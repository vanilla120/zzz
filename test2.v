==> flow/design.v <==
(* top *) module bitshifter #(
  parameter integer DIV     = 50_000,
  parameter integer N       = 8
)(
  (* iopad_external_pin *) input  wire clk,
  (* iopad_external_pin *) input  wire cs,
  (* iopad_external_pin *) input  wire sdo,
  (* iopad_external_pin *) input  wire btn_raw,
  (* iopad_external_pin *) output wire miso,
  (* iopad_external_pin *) output wire o_clk,
  (* iopad_external_pin *) output wire o_cs,
  (* iopad_external_pin *) output wire o_cs_en
);
  reg init1, init2;
  wire por_active = ~init2;
  reg btn_sync1, btn_sync2;
  reg [31:0] div_cnt;
  wire sample_en = (div_cnt == (DIV-1));
  reg  [N-1:0] hist;
  reg          btn_stable;
  wire [N-1:0] next_hist    = {hist[N-2:0], btn_sync2};
  wire         set_cond     = &next_hist;
  wire         clr_cond     = ~|next_hist;
  wire         next_stable  = set_cond ? 1'b1 :
                              clr_cond ? 1'b0 :
                                         btn_stable;
  wire         btn_inc_pulse= sample_en && (next_stable & ~btn_stable);
  reg  [3:0]  len;
  reg  [14:0] pipe;
  assign o_clk   = clk;
  assign miso    = sdo;
  assign o_cs_en = 1'b1;
  assign o_cs    = (len == 4'd0) ? cs : pipe[len-1];
  integer i;
  always @(posedge clk) begin
    init1 <= 1'b1;
    init2 <= init1;
    btn_sync1 <= btn_raw;
    btn_sync2 <= btn_sync1;
    if (por_active) begin
      div_cnt <= 32'd0;
    end else if (sample_en) begin
      div_cnt <= 32'd0;
    end else begin
      div_cnt <= div_cnt + 32'd1;
    end
    if (por_active) begin
      len        <= 4'd0;
      pipe       <= 15'd0;
      hist       <= {N{1'b0}};
      btn_stable <= 1'b0;
    end else begin
      if (sample_en) begin
        hist       <= next_hist;
        btn_stable <= next_stable;
      end
      if (btn_inc_pulse) begin
        len <= (len == 4'd15) ? 4'd0 : (len + 4'd1);
      end
      pipe <= {pipe[13:0], cs};
    end
  end
endmodule
(* top *)
module bitshifter_btn_reset #(
  parameter integer MAX_LEN      = 15,          
  parameter integer CLOCK_HZ     = 12_000_000,  
  parameter integer DEBOUNCE_MS  = 10           
)(
  (* iopad_external_pin *) input  wire ext_clk,
  (* iopad_external_pin *) input  wire in_bit,
  (* iopad_external_pin *) input  wire btn,      
  (* iopad_external_pin *) input  wire rst_n,    
  (* iopad_external_pin *) output wire out,
  (* iopad_external_pin *) output wire out_en
);
  reg btn_sync1, btn_sync2;
  always @(posedge ext_clk or negedge rst_n) begin
    if (!rst_n) begin
      btn_sync1 <= 1'b0;
      btn_sync2 <= 1'b0;
    end else begin
      btn_sync1 <= btn;
      btn_sync2 <= btn_sync1;
    end
  end
  localparam integer DB_CNT_MAX = (CLOCK_HZ/1000)*DEBOUNCE_MS;
  localparam integer DB_CNT_W   = (DB_CNT_MAX > 0) ? $clog2(DB_CNT_MAX+1) : 1;
  reg [DB_CNT_W-1:0] db_cnt;
  reg btn_state;         
  reg btn_state_prev;    
  wire btn_changed = (btn_sync2 != btn_state);
  always @(posedge ext_clk or negedge rst_n) begin
    if (!rst_n) begin
      db_cnt         <= {DB_CNT_W{1'b0}};
      btn_state      <= 1'b0;
      btn_state_prev <= 1'b0;
    end else begin
      if (btn_changed) begin
        db_cnt <= DB_CNT_MAX[DB_CNT_W-1:0];
      end else if (db_cnt != 0) begin
        db_cnt <= db_cnt - 1'b1;
        if (db_cnt == 1) begin
          btn_state <= btn_sync2;
        end
      end
      btn_state_prev <= btn_state;
    end
  end
  wire btn_rise = (btn_state == 1'b1) && (btn_state_prev == 1'b0);
  localparam integer LEN_W = (MAX_LEN > 0) ? $clog2(MAX_LEN+1) : 1;
  reg [LEN_W-1:0] len;
  always @(posedge ext_clk or negedge rst_n) begin
    if (!rst_n) begin
      len <= {LEN_W{1'b0}};  
    end else begin
      if (btn_rise) begin
        if (len == MAX_LEN[LEN_W-1:0]) len <= {LEN_W{1'b0}};
        else                           len <= len + 1'b1;
      end
    end
  end
  reg [MAX_LEN-1:0] shift_reg;
  generate
    if (MAX_LEN >= 2) begin : g_shift
      always @(posedge ext_clk or negedge rst_n) begin
        if (!rst_n) begin
          shift_reg <= {MAX_LEN{1'b0}};
        end else begin
          shift_reg <= {shift_reg[MAX_LEN-2:0], in_bit};
        end
      end
    end else begin : g_shift1
      always @(posedge ext_clk or negedge rst_n) begin
        if (!rst_n) begin
          shift_reg <= {MAX_LEN{1'b0}};
        end else begin
          shift_reg[0] <= in_bit;
        end
      end
    end
  endgenerate
  reg selected_bit;
  integer i;
  always @* begin
    if (len == {LEN_W{1'b0}}) begin
      selected_bit = in_bit;
    end else begin
      selected_bit = 1'b0;
      for (i = 0; i < MAX_LEN; i = i + 1) begin
        if ((len - 1'b1) == i[LEN_W-1:0]) begin
          selected_bit = shift_reg[i];
        end
      end
    end
  end
  reg out_reg;
  always @(posedge ext_clk or negedge rst_n) begin
    if (!rst_n) begin
      out_reg <= 1'b0;
    end else begin
      out_reg <= selected_bit;
    end
  end
  assign out    = out_reg;
  assign out_en = 1'b1;
endmodule
Tool chain data of bitshifter_btn_reset

The steps from the RTL of bitshifter_btn_reset to its reports follow in flow order.
Line numbers count from 1 in the design file above.
Operators: Yosys type, input widths -> output width; for muxes data width and select width s.
Cell names lack the library's common part.
Not given: --

Top: bitshifter_btn_reset
Clock input: ext_clk
Library: sky130hd
Corner: tt_025C_1v80

Word level

Counts by Yosys on the flattened word-level netlist (proc, flatten, opt, wreduce; memories kept). Register bits leave out memories and registers merged into their read ports (data or address). Print and check cells are left out. Cells with the same type and inputs are merged into one.

Add/subtract/negate cells: 3
Equality and inequality tests: 17
Multiplexer cells: 19
Bitwise gates (word level): 2
Reductions and logical operators: 6

Operators by type and width:

| operator              | count |
| $mux 17               | 2 |
| $eq 4x4->1 const B    | 8 |
| $sub 17x1->17 const B | 1 |
| $eq 17x1->1 const B   | 1 |
| $reduce_bool 17->1    | 1 |
| $eq 4x3->1 const B    | 4 |
| $mux 1                | 16 |
| $eq 4x2->1 const B    | 2 |
| $logic_not 4->1       | 2 |
| $add 4x1->4 const B   | 1 |
| $sub 4x1->4 const B   | 1 |
| $eq 4x1->1 const B    | 1 |
| $mux 4                | 1 |
| $reduce_and 3->1      | 1 |
| $not 1->1             | 2 |
| $reduce_bool 2->1     | 1 |
| $ne 1x1->1            | 1 |
| $logic_and 1x1->1     | 1 |

Register bits after elaboration: 41
Word-level cells: 55

Depth

Yosys ltp: most cells in a row. Word level: on the elaborated netlist, between registers, memories and ports. Mapped: between sequential cells and ports; inverters and the memories' decode and read muxes count.

Word-level depth: 18
ABC_AREA: 0
Mapped depth: 7
Mapped depth without buffers: 7

After synthesis

Yosys stat after the flow's synthesis: flattened, memories mapped to cells. It holds for the ABC_AREA given above (unset counts as 0); a run with the other value may have another netlist.

Cell count: 81
Mapped area: 932.1 µm²
Sequential part of the area: 550.5 µm²
Flip-flops: 22

Cells by type:

| type      | count | total area (µm²) |
| dfrtp_1   | 22    | 550.528 |
| ha_1      | 4     | 50.048 |
| o21ai_0   | 6     | 30.029 |
| nand2_1   | 7     | 26.275 |
| a211oi_1  | 3     | 22.522 |
| a221o_1   | 2     | 20.019 |
| nor2b_1   | 3     | 18.768 |
| a21oi_1   | 3     | 15.014 |
| clkbuf_1  | 4     | 15.014 |
| o211ai_1  | 2     | 15.014 |
| nand2b_1  | 2     | 12.512 |
| inv_1     | 3     | 11.261 |
| nand3_1   | 2     | 10.01 |
| o311a_1   | 1     | 10.01 |
| a31o_2    | 1     | 8.758 |
| and3b_1   | 1     | 8.758 |
| o2bb2ai_1 | 1     | 8.758 |
| o41ai_1   | 1     | 8.758 |

Not listed: further types 13, cells in them 13.

Path before layout

OpenSTA on the mapped netlist: ideal clock, no wires. The path of least setup slack (recovery checks aside). Input and output delay are each 20% of the period. Register names are those of the netlist, which keeps one name where synthesis merged equal registers.

Path type: register to register
Start: register len[0]
End: register out_reg
Period: 2.03 ns
Library setup time: 0.120 ns
Launch time at the first pin: 0.000 ns
Arrival time: 1.780 ns
Required time: 1.910 ns
Path slack: 0.129 ns
Path delay: 1.900 ns
Stages: 8
Path buffers: 0
Synthesis period reached: 1.901 ns

"path delay" is the arrival time less input delay plus setup time.
"stages" counts driving pins, that of a launching flip-flop among them; a cell with two outputs on the path counts twice.
"synthesis period reached" is the clock period less the worst setup slack; recovery checks do not enter. This is arithmetic on one report: input and output delays are still those of the set period (20% each).
The rows between start and end are the longest chain of elaborated cells between them; the timing report does not say that the signal goes this way. Where chains are equally long, one stands for them.
A line is the first line of the expression or statement that the cell stems from. Yosys adds cells for indexed reads and writes and turns some case tables into memories.
At most two assigning lines are given for a register; there are more.

Path through: dfrtp_1 inv_1 ha_1 or3b_2 o2bb2ai_1 a21oi_1 a21boi_0 a31o_2
Cells in the longest elaborated chain: 18
Elaborated cells on any way between the ends: 33
Classes of those cells: add/sub (1); eq/ne (14); mux (16); reduce/logical (2)

RTL lines, path post-synthesis:

| item                 | line | text |
| from (decl)          | 112  | `reg [LEN_W-1:0] len;` |
| from (assign)        | 115  | `len <= {LEN_W{1'b0}};` |
| from (assign)        | 119  | `else                           len <= len + 1'b1;` |
| $sub 4x1->4          | 151  | `if ((len - 1'b1) == i[LEN_W-1:0]) begin` |
| $logic_not 4->1      | 151  |  |
| $mux 1 (15 in a row) | 151  |  |
| $mux 1               | 146  | `if (len == {LEN_W{1'b0}}) begin` |
| to (assign)          | 160  | `out_reg <= 1'b0;` |
| to (assign)          | 162  | `out_reg <= selected_bit;` |
| to (decl)            | 157  | `reg out_reg;` |

Worst path after layout

Path of least setup slack in the final report of flow run 1 (OpenROAD, finished layout, wires in). Where an end is a register, its clock arrival counts in the times.

Path type: register to register
Start: register len[0]
End: register out_reg
Period: 3.22 ns
Library setup time: 0.10 ns
Launch time at the first pin: 0.30 ns
Arrival time: 2.34 ns
Required time: 3.43 ns
Path slack: 1.10 ns
Stages: 8
Path buffers: 0

The rows between start and end are the longest chain of elaborated cells between them; the timing report does not say that the signal goes this way. Where chains are equally long, one stands for them.
At most two assigning lines are given for a register; there are more.

Path through: dfrtp_1 inv_1 ha_1 or3b_2 o2bb2ai_1 a21oi_1 a21boi_0 a31o_2
Cells in the longest elaborated chain: 18
Elaborated cells on any way between the ends: 33
Classes of those cells: add/sub (1); eq/ne (14); mux (16); reduce/logical (2)

RTL lines, path post-layout:

| item                 | line | text |
| from (decl)          | 112  | `reg [LEN_W-1:0] len;` |
| from (assign)        | 115  | `len <= {LEN_W{1'b0}};` |
| from (assign)        | 119  | `else                           len <= len + 1'b1;` |
| $sub 4x1->4          | 151  | `if ((len - 1'b1) == i[LEN_W-1:0]) begin` |
| $logic_not 4->1      | 151  |  |
| $mux 1 (15 in a row) | 151  |  |
| $mux 1               | 146  | `if (len == {LEN_W{1'b0}}) begin` |
| to (assign)          | 160  | `out_reg <= 1'b0;` |
| to (assign)          | 162  | `out_reg <= selected_bit;` |
| to (decl)            | 157  | `reg out_reg;` |

Add stored flow runs of bitshifter_btn_reset

Module bitshifter_btn_reset, platform sky130hd: 2 stored runs of the flow (Yosys, OpenROAD) with differing settings, in no particular order. Input and output delays are each 20% of the period that was set; the output load is 0.01 pF.
"achieved period": clock period set for the run, less the worst setup slack. It is reckoned from that one timing run; input and output delays stay at 20% of the period that was set.
"critical path time" = time allowed to the worst setup path (clock period - input delay - output delay, where it has them) - its slack; a late launch clock adds to it, a late capture clock takes from it.
"total power of the final layout": no workload was simulated; the value follows from the tool's default switching activity.
A setting shown as - is not set for that run.

| item                                  | flow run 1           | flow run 2           |
| period_ns                             | 3.22                 | 2.52                 |
| CORE_UTILIZATION                      | 43                   | 40                   |
| SETUP_SLACK_MARGIN                    | 0.2                  | -                    |
| PLACE_DENSITY_LB_ADDON                | 0.26                 | -                    |
| HOLD_SLACK_MARGIN                     | 0.22                 | -                    |
| CORE_MARGIN                           | 10                   | 2                    |
| TNS_END_PERCENT                       | 80                   | -                    |
| GPL_ROUTABILITY_DRIVEN                | 1                    | -                    |
| CTS_CLUSTER_DIAMETER                  | 252                  | -                    |
| MAX_ROUTING_LAYER                     | met4                 | -                    |
| CAP_MARGIN                            | 20                   | 20                   |
| SLEW_MARGIN                           | 20                   | 20                   |
| area of the die (µm²)                 | 4430.2               | 2732.7               |
| worst setup slack after layout (ns)   | 1.095                | 0.373                |
| utilization after layout (%)          | 51.2                 | 46.0                 |
| worst hold slack after layout (ns)    | 0.384                | 0.380                |
| standard-cell area after layout (µm²) | 1026.0               | 1018.5               |
| area of the synthesized netlist (µm²) | 932.1                | 932.1                |
| achieved period (ns)                  | 2.125                | 2.147                |
| total negative setup slack (ns)       | 0.000                | 0.000                |
| critical path time (ns)               | 2.12                 | 2.15                 |
| type of the worst setup path          | register to register | register to register |
| total power of the final layout (mW)  | 0.5123               | 0.5794               |
