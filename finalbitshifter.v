==> flow/design.v <==
(* top *) module bitshifter #(
  parameter integer DIV     = 50_000,
  parameter integer N       = 8
)(
  (* iopad_external_pin *) input  wire clk,
  (* iopad_external_pin *) input  wire cs,
  (* iopad_external_pin *) input  wire sdo,
  (* iopad_external_pin *) input  wire btn_raw,
  (* iopad_external_pin *) output wire miso,
  (* iopad_external_pin *) output wire o_clk,
  (* iopad_external_pin *) output wire o_cs,
  (* iopad_external_pin *) output wire o_cs_en
);
  reg init1, init2;
  wire por_active = ~init2;
  reg btn_sync1, btn_sync2;
  reg [31:0] div_cnt;
  wire sample_en = (div_cnt == (DIV-1));
  reg  [N-1:0] hist;
  reg          btn_stable;
  wire [N-1:0] next_hist    = {hist[N-2:0], btn_sync2};
  wire         set_cond     = &next_hist;
  wire         clr_cond     = ~|next_hist;
  wire         next_stable  = set_cond ? 1'b1 :
                              clr_cond ? 1'b0 :
                                         btn_stable;
  wire         btn_inc_pulse= sample_en && (next_stable & ~btn_stable);
  reg  [3:0]  len;
  reg  [14:0] pipe;
  assign o_clk   = clk;
  assign miso    = sdo;
  assign o_cs_en = 1'b1;
  assign o_cs    = (len == 4'd0) ? cs : pipe[len-1];
  integer i;
  always @(posedge clk) begin
    init1 <= 1'b1;
    init2 <= init1;
    btn_sync1 <= btn_raw;
    btn_sync2 <= btn_sync1;
    if (por_active) begin
      div_cnt <= 32'd0;
    end else if (sample_en) begin
      div_cnt <= 32'd0;
    end else begin
      div_cnt <= div_cnt + 32'd1;
    end
    if (por_active) begin
      len        <= 4'd0;
      pipe       <= 15'd0;
      hist       <= {N{1'b0}};
      btn_stable <= 1'b0;
    end else begin
      if (sample_en) begin
        hist       <= next_hist;
        btn_stable <= next_stable;
      end
      if (btn_inc_pulse) begin
        len <= (len == 4'd15) ? 4'd0 : (len + 4'd1);
      end
      pipe <= {pipe[13:0], cs};
    end
  end
endmodule
(* top *)
module xbitshifter_single #(
  parameter integer N        = 128,  
  parameter integer MAX_LEN  = 15,   
  parameter integer RES_INIT = 0     
)(
  input  wire clk,        
  input  wire rst,        
  input  wire btn_raw,    
  input  wire in_bit,     
  output wire out         
);
  reg rst_ff1, rst_ff2;
  always @(posedge clk) begin
    rst_ff1 <= rst;
    rst_ff2 <= rst_ff1;
  end
  wire rst_sync = rst_ff2;
  reg s1, s2;
  always @(posedge clk) begin
    if (rst_sync) begin
      s1 <= 1'b0;
      s2 <= 1'b0;
    end else begin
      s1 <= btn_raw;
      s2 <= s1;
    end
  end
  wire btn_pulse;
  generate
    if (N >= 2) begin : GEN_BTN_N_GE2
      reg [N-1:0] hist;
      always @(posedge clk) begin
        if (rst_sync) hist <= {N{1'b0}};
        else          hist <= {hist[N-2:0], s2};
      end
      wire all_one  = &hist;
      wire all_zero = ~|hist;
      reg stable, stable_d;
      always @(posedge clk) begin
        if (rst_sync) begin
          stable   <= 1'b0;
          stable_d <= 1'b0;
        end else begin
          if (all_one)       stable <= 1'b1;
          else if (all_zero) stable <= 1'b0;
          stable_d <= stable;
        end
      end
      assign btn_pulse = (stable & ~stable_d);
    end else begin : GEN_BTN_N_EQ1
      reg s2_d;
      always @(posedge clk) begin
        if (rst_sync) s2_d <= 1'b0;
        else          s2_d <= s2;
      end
      assign btn_pulse = (s2 & ~s2_d);
    end
  endgenerate
  reg in_bit_sync;
  always @(posedge clk) begin
    if (rst_sync) in_bit_sync <= 1'b0;
    else          in_bit_sync <= in_bit;
  end
  localparam integer LEN_W = (MAX_LEN > 0) ? $clog2(MAX_LEN+1) : 1;
  reg [LEN_W-1:0] len;
  always @(posedge clk) begin
    if (rst_sync) begin
      len <= {LEN_W{1'b0}};
    end else if (btn_pulse) begin
      if (len == MAX_LEN[LEN_W-1:0]) len <= {LEN_W{1'b0}};
      else                           len <= len + 1'b1;  
    end
  end
  generate
    if (MAX_LEN >= 2) begin : GEN_SHIFT_GE2
      reg [MAX_LEN-1:0] shift_reg;
      always @(posedge clk) begin
        if (rst_sync) shift_reg <= {MAX_LEN{1'b0}};
        else          shift_reg <= {shift_reg[MAX_LEN-2:0], in_bit_sync};
      end
      wire [MAX_LEN:0] pipe = {shift_reg, in_bit_sync};
      reg out_reg;
      always @(posedge clk) begin
        if (rst_sync) out_reg <= (RES_INIT != 0);
        else          out_reg <= pipe[len];
      end
      assign out = out_reg;
    end else if (MAX_LEN == 1) begin : GEN_SHIFT_EQ1
      reg shift1;
      always @(posedge clk) begin
        if (rst_sync) shift1 <= 1'b0;
        else          shift1 <= in_bit_sync;
      end
      wire [1:0] pipe = {shift1, in_bit_sync};
      reg out_reg;
      always @(posedge clk) begin
        if (rst_sync) out_reg <= (RES_INIT != 0);
        else          out_reg <= pipe[len];
      end
      assign out = out_reg;
    end else begin : GEN_SHIFT_EQ0  
      reg out_reg;
      always @(posedge clk) begin
        if (rst_sync) out_reg <= (RES_INIT != 0);
        else          out_reg <= in_bit_sync;  
      end
      assign out = out_reg;
    end
  endgenerate
endmodule
# Tool chain data of xbitshifter_single
# The steps from the RTL of xbitshifter_single to its reports follow in flow order.
# Line numbers count from 1 in the design file above.
# Operators carry their Yosys type and port widths (W data, S select, Z words).
# Cell names lack the library's common part.
# The mark n/a stands for no value.
[design]
top = "xbitshifter_single"
clock_port = "clk"
library = "sky130hd"
corner = "tt_025C_1v80"

# Word-level counts
# Yosys after proc, flatten, opt, wreduce and memory -nomap, before mapping. Memory bits, and registers merged into a memory's read port (data or address), are not among the register bits. Print and check cells are not counted. Equal cells are merged and count once.
[op_classes]
n_addsub = 1
eq_ne = 2
n_shift = 1
mux = 3
bitwise = 2
reduce_logical = 2
[ops]
columns = ["op", "count"]
rows = [
  ["$reduce_and A128 Y1", 1],
  ["$reduce_or A128 Y1", 1],
  ["$shiftx A16 B4 Y1", 1],
  ["$add A4 B1 Y4 const B", 1],
  ["$eq A4 B4 Y1 const B", 1],
  ["$mux W4", 1],
  ["$ne A2 B2 Y1 const B", 1],
  ["$mux W1", 2],
  ["$and A1 B1 Y1", 1],
  ["$not A1 Y1", 1],
]
[word_totals]
register_bits = 155
input_bits = 4
out_inout_bits = 1
word_cells = 22

# Longest topological paths
# Yosys ltp: most cells in a row. Word level: on the elaborated netlist, between registers, memories and ports. Mapped: between sequential cells and ports; inverters and the memories' decode and read muxes count.
[depth]
word_depth = 3
ABC_AREA = 0
mapped_depth = 5
depth_no_buf = 5

# After synthesis
# The flow's flattened synthesis, as Yosys stat reports it; memories are mapped. The netlist is that of the ABC_AREA named above (0 if unset); the other value can give another one.
# Totals and module areas in this step are rounded.
[by_type]
columns = ["cell_type", "count", "type_area_um2"]
rows = [
  ["dfxtp_1", 155, 3.1E+03],
  ["nor2b_1", 148, 925.888],
  ["nand4_1", 39, 243.984],
  ["nor4_1", 39, 243.984],
  ["mux4_1", 4, 105.101],
  ["clkbuf_1", 17, 63.811],
  ["mux4_2", 1, 22.522],
  ["a21oi_1", 4, 20.019],
  ["nand2_1", 5, 18.768],
  ["and4_1", 2, 17.517],
  ["or4_1", 2, 15.014],
  ["nor2b_4", 1, 13.763],
  ["ha_1", 1, 12.512],
  ["buf_6", 1, 11.261],
  ["nand3_1", 2, 10.01],
  ["o21ai_1", 2, 10.01],
  ["a311oi_1", 1, 8.758],
  ["xor2_1", 1, 8.758],
]
# Not listed: further types 5, cells in them 6.
[mapped]
cells = 431
yosys_area_um2 = 4880
seq_area_um2 = 3100
ff_cells = 155
n_buf = 18

# Worst setup path after synthesis
# OpenSTA on the mapped netlist: ideal clock, no wires. The path of least setup slack (recovery checks aside). Input and output delay are each 20% of the period. Register names are those of the netlist, which keeps one name where synthesis merged equal registers.
[synth_timing]
kind = "register to register"
startpoint = "reg len[0]"
endpoint = "reg GEN_SHIFT_GE2.out_reg"
clock_period_ns = 1.79
setup_ns = 0.127
t_first_pin_ns = 0.000
arrival_time_ns = 1.563
t_required_ns = 1.663
path_slack_ns = 0.100
path_delay_ns = 1.690
driving_pins = 5
n_path_buf = 1
synth_period_reached_ns = 1.69
# "path_delay_ns" = arrival - input delay + setup time.
# "driving_pins": output pins that drive a net of the path, with the launching flip-flop's if there is one; two outputs of one cell count as two.
# "synth_period_reached_ns" is the clock period less the worst setup slack; recovery checks do not enter. This is arithmetic on one report: input and output delays are still those of the set period (20% each).
# The rows between start and end are the longest chain of elaborated cells between them; the timing report does not say that the signal goes this way. Where chains are equally long, one stands for them.
# A line is the first line of the expression or statement that the cell stems from. Yosys adds cells for indexed reads and writes and turns some case tables into memories.
# A register here has more assigning lines than the two given.
[synth_between]
path_cell_list = "dfxtp_1 buf_6 mux4_1 mux4_2 nor2b_4"
elab_chain_len = 1
cone_cells = 1
lines_between = 1
classes_between = "shift: 1"
[synth_rtl]
columns = ["item", "line_no", "rtl"]
rows = [
  ["from (decl)", 129, "reg [LEN_W-1:0] len;"],
  ["from (assign)", 132, "len <= {LEN_W{1'b0}};"],
  ["from (assign)", 135, "else                           len <= len + 1'b1;"],
  ["$shiftx A16 B4 Y1", 149, "else          out_reg <= pipe[len];"],
  ["to (assign)", 148, "if (rst_sync) out_reg <= (RES_INIT != 0);"],
  ["to (assign)", 149, ""],
  ["to (decl)", 146, "reg out_reg;"],
]

# Worst path after layout
# From the final timing report of entry A: the path of least setup slack in the routed layout; clock arrival at registers is part of the times.
[layout_timing]
kind = "register to output"
startpoint = "reg GEN_SHIFT_GE2.out_reg"
endpoint = "out out"
clock_period_ns = 2.94
output_delay_ns = 0.59
t_first_pin_ns = 0.51
arrival_time_ns = 1.35
t_required_ns = 2.35
path_slack_ns = 1.00
driving_pins = 2
n_path_buf = 1
[layout_between]
path_cell_list = "dfxtp_1 clkdlybuf4s50_1"
elab_chain_len = 0
cone_cells = 0
lines_between = 0
[layout_rtl]
columns = ["item", "line_no", "rtl"]
rows = [
  ["from (decl)", 146, "reg out_reg;"],
  ["from (assign)", 148, "if (rst_sync) out_reg <= (RES_INIT != 0);"],
  ["from (assign)", 149, "else          out_reg <= pipe[len];"],
  ["to (decl)", 74, "output wire out"],
]

Design xbitshifter_single on sky130hd. What follows are 2 stored runs of the flow, each under its own settings; their order means nothing. The constraints put input and output delay at 20% of the set period each and load the outputs with 0.01 pF.
"period_reached_ns" means the clock period less the worst setup slack. The figure is calculated, with input and output delays left at 20% of the set period.
"critical_path_time_ns" is the time allowed to the run's worst setup path (the clock period less input and output delay, where it has them) less its slack. Clock arrival times count: a late capture clock shortens it, a late launch clock lengthens it.
"total_power_mw" is the tool's figure for a default switching activity; nothing was simulated.
Measured values are rounded.

# entry A
==> flow/run.sh <==
#!/bin/bash
# the make line also repeats the synthesis and layout settings of config.mk as NAME=value (left out here)
make -C /OpenROAD-flow-scripts/flow DESIGN_CONFIG=/design/flow/config.mk WORK_HOME=/design/flow/orfs CLKGATE_MAP_FILE= finish
==> flow/config.mk <==
export PLATFORM = sky130hd
export DESIGN_NAME = xbitshifter_single
export DESIGN_NICKNAME = xbitshifter_single
export VERILOG_FILES = /design/flow/design.v
export SDC_FILE = /design/flow/constraint.sdc
export NUM_CORES = 4
export LEC_CHECK = 0
export CAP_MARGIN = 20
export CELL_PAD_IN_SITES_GLOBAL_PLACEMENT = 1
export CORE_MARGIN = 2
export CORE_UTILIZATION = 57
export CTS_CLUSTER_SIZE = 11
export GPL_ROUTABILITY_DRIVEN = 0
export GPL_TIMING_DRIVEN = 1
export PLACE_DENSITY = 0.75
export SLEW_MARGIN = 5
==> flow/constraint.sdc <==
create_clock -name core_clock -period 2.94 [get_ports {clk}]
set_input_delay 0.5880 -clock core_clock [delete_from_list [all_inputs] [get_ports {clk}]]
set_output_delay 0.5880 -clock core_clock [all_outputs]
set_load 0.01 [all_outputs]

==> entry A: results <==
ys_area_um2=4880
die_footprint_um2=9330
final_stdcell_area_um2=5570
finish.utilization_pct=67.5
worst_setup_slack_ns=0.999
setupTns_ns=0.000
fin_hold_ws_ns=0.329
total_power_mw=4.20
period_reached_ns=1.941
critical_path_time_ns=1.35
critical_path_type="register to output"

# entry B
==> flow/run.sh <==
#!/bin/bash
# the make line also repeats the synthesis and layout settings of config.mk as NAME=value (left out here)
make -C /OpenROAD-flow-scripts/flow DESIGN_CONFIG=/design/flow/config.mk WORK_HOME=/design/flow/orfs CLKGATE_MAP_FILE= finish
==> flow/config.mk <==
export PLATFORM = sky130hd
export DESIGN_NAME = xbitshifter_single
export DESIGN_NICKNAME = xbitshifter_single
export VERILOG_FILES = /design/flow/design.v
export SDC_FILE = /design/flow/constraint.sdc
export NUM_CORES = 4
export LEC_CHECK = 0
export CAP_MARGIN = 20
export CELL_PAD_IN_SITES_GLOBAL_PLACEMENT = 0
export CORE_ASPECT_RATIO = 1.18
export CORE_MARGIN = 2
export CORE_UTILIZATION = 37
export CTS_CLUSTER_DIAMETER = 82
export CTS_CLUSTER_SIZE = 78
export SLEW_MARGIN = 35
export TNS_END_PERCENT = 30
==> flow/constraint.sdc <==
create_clock -name core_clock -period 1.61 [get_ports {clk}]
set_input_delay 0.3220 -clock core_clock [delete_from_list [all_inputs] [get_ports {clk}]]
set_output_delay 0.3220 -clock core_clock [all_outputs]
set_load 0.01 [all_outputs]

==> entry B: results <==
ys_area_um2=4880
die_footprint_um2=14100
final_stdcell_area_um2=6370
finish.utilization_pct=49.4
worst_setup_slack_ns=-0.075
setupTns_ns=-0.075
fin_hold_ws_ns=0.342
total_power_mw=8.07
period_reached_ns=1.685
critical_path_time_ns=1.68
critical_path_type="register to register"
